==> flow/design.v <==
`timescale 1ns / 10ps
module lfsr_lookahead # (
	parameter LENGTH = 16,
	parameter N = 1,
	parameter [LENGTH-1:0] TAPS = 16'b1011010000000000,
	parameter [LENGTH-1:0] SEED = 16'hcafe
) (
	input clk, rst,
	output[N-1:0] out
);
	reg[LENGTH-1:0] s_reg;
	initial s_reg = SEED;
	reg[N-1:0] next;
	wire [LENGTH + N-1:0] long_taps = {TAPS, {N{1'b0}}}; 
	integer j;
	always @(*) begin
        for(j = 0; j < N; j = j+1) begin
            next[N-j-1] = ~^({s_reg, next} & (long_taps>>j));
        end	   
	end
	reg rst1, rst2, rst3;
	always @(posedge clk) begin
	   rst1 <=rst;
	   rst2 <=rst1;
	   rst3 <=rst2;
	end
	always @(posedge clk) begin
		if (rst1)
			s_reg <= SEED;
		else begin
			s_reg[N +: LENGTH - N] <= s_reg[0 +: LENGTH-N];
			s_reg[0 +: N] <= next;
		end
	end
	assign out = s_reg[LENGTH-1 -: N];
endmodule
# Reports on lfsr_lookahead
# Tool output for the design above, in the order of the flow.
# Lines are those of the file above, counted from 1.
# Operators carry their Yosys type and port widths (W data, S select, Z words).
# Library cell names are shortened.
# The mark n/a stands for no value.
# inputs
top	lfsr_lookahead
clock_port	clk
cell_library	sky130hd
pvt_corner	tt_025C_1v80

# Elaborated design
# Source: Yosys, flattened and elaborated, memories not mapped. Widths are those after wreduce; folded enables and synchronous resets count as part of the registers. Registers that Yosys merges into a memory's read port (data or address) are not register bits. Print and check cells do not count. Equal cells are merged and count once.
# word_totals
regBits	17
latchBits	0
mem_bits_rw	0
rom_bits	0
clocked_rd_ports_x_width	0
n_memories	0
inputBits	2
output_inout_bits	1
elab_cells	4
# op_classes
add_sub_neg	0
mul	0
div	0
compare	0
n_eq	0
shifts	0
n_mux	0
n_logic	0
reduce_and_logical	1
# ops
operator	count
$reduce_xnor A17 Y1	1

# Depth
# Yosys ltp: most cells in a row. Word level: on the elaborated netlist, between registers, memories and ports. Mapped: between sequential cells and ports; inverters and the memories' decode and read muxes count.
# logic_depth
word_depth	1
abc_area	1
mapped_depth	6
depth_no_buf	6

# Netlist
# Yosys stat after the flow's synthesis: flattened, memories mapped to cells. It holds for the ABC_AREA given above (unset counts as 0); a run with the other value may have another netlist.
# types
type	count	area_total_um2
dfxtp_1	17	340.326
or2_1	9	56.304
nand2_1	10	37.536
inv_1	6	22.522
nor2_1	6	22.522
buf_6	1	11.261
inv_2	2	7.507
# mapped
mapped_cells	51
area_mm2	0.000498
seq_area_mm2	0.0003403
ffs	17
buffers	1

# Path before layout
# Path of least setup slack by OpenSTA after synthesis, without wires, with an ideal clock, recovery checks aside; 20% of the period is set as input and as output delay. Where synthesis merged equal registers, the netlist keeps one of their names.
# synth_path
path_type	flip-flop to flip-flop
startpoint	reg rst1
endpoint	reg s_reg[4]
period_ps	942
setup_time_ps	120
t_first_pin_ps	0
arrival_time_ps	643
required_ps	822
path_slack_ps	179
path_delay_ps	763
path_stages	3
path_buffers	1
synth_period_reached_ps	763
# "path_delay_ps" = arrival - input delay + setup time.
# "path_stages" counts driving pins, that of a launching flip-flop among them; a cell with two outputs on the path counts twice.
# "synth_period_reached_ps" = period - worst setup slack (recovery checks aside). The figure is calculated, with input and output delays left at 20% of the set period.
# synth_via
path_cell_list	dfxtp_1 buf_6 or2_1
elab_chain_len	0
cone_cells	0
lines_between	0
# synth_rtl
element	line_no	text
start, declared	21	reg rst1, rst2, rst3;
start, assigned	23	rst1 <=rst;
end, assigned	29	s_reg <= SEED;
end, assigned	31	s_reg[N +: LENGTH - N] <= s_reg[0 +: LENGTH-N];
end, declared	11	reg[LENGTH-1:0] s_reg;

# Timing after layout
# From the final timing report of entry B: the path of least setup slack in the routed layout; clock arrival at registers is part of the times.
# The report prints the path's times to 10 ps; the period is as set.
# layout_path
path_type	flip-flop to output port
startpoint	reg s_reg[15]
endpoint	out out[0]
period_ps	955
output_delay_ps	190
t_first_pin_ps	290
arrival_time_ps	730
required_ps	760
path_slack_ps	30
path_stages	2
path_buffers	1
# layout_via
path_cell_list	dfxtp_2 buf_6
elab_chain_len	0
cone_cells	0
lines_between	0
# layout_rtl
element	line_no	text
start, declared	11	reg[LENGTH-1:0] s_reg;
start, assigned	29	s_reg <= SEED;
start, assigned	31	s_reg[N +: LENGTH - N] <= s_reg[0 +: LENGTH-N];
end, declared	9	output[N-1:0] out

# Module lfsr_lookahead, platform sky130hd: 2 stored runs of the flow (Yosys, OpenROAD) with differing settings, in no particular order. Input and output delays are each 20% of the period that was set; the output load is 0.01 pF.
# "worst_path_allowed_less_slack_ps" means the part of the period allowed to the worst setup path (the constraints hold back 20% at inputs and 20% at outputs) less its slack; where the path has registers, the arrival times of their clocks count too.
# "fin_power_w" rests on the timing tool's default activity at the inputs, not on a simulated workload.
# "worst_path_allowed_less_slack_ps" is given in steps of 10 ps.
# Settings: n/a = not set for that run.
# A result given as n/a is not shown for that run.
run name	period_ns	CORE_UTILIZATION	SETUP_SLACK_MARGIN	PLACE_DENSITY	CORE_MARGIN	TNS_END_PERCENT	GPL_TIMING_DRIVEN	CTS_CLUSTER_SIZE	CAP_MARGIN	MAX_ROUTING_LAYER	SLEW_MARGIN	CORE_ASPECT_RATIO	CELL_PAD_IN_SITES_DETAIL_PLACEMENT	ABC_AREA	GPL_ROUTABILITY_DRIVEN	final_hold_ws_ps	worst_path_allowed_less_slack_ps	worst_setup_path_type	worstSetupSlack_ps	final_die_area_mm2	fin_power_w	util_pct	finalCellArea_mm2	yosys_chip_area_mm2
entry A	0.506	55	0.02	0.86	5	10	1	79	30	met4	20	n/a	n/a	n/a	n/a	n/a	n/a	n/a	n/a	n/a	n/a	n/a	n/a	n/a
entry B	0.955	33	n/a	0.67	2	n/a	0	n/a	35	met5	20	1.43	1	1	0	338	730	flip-flop to output port	33	0.0018407	0.001211	41.9	0.0005793	0.000498
# Entry A: incomplete, floorplanning halted on PDN-0185
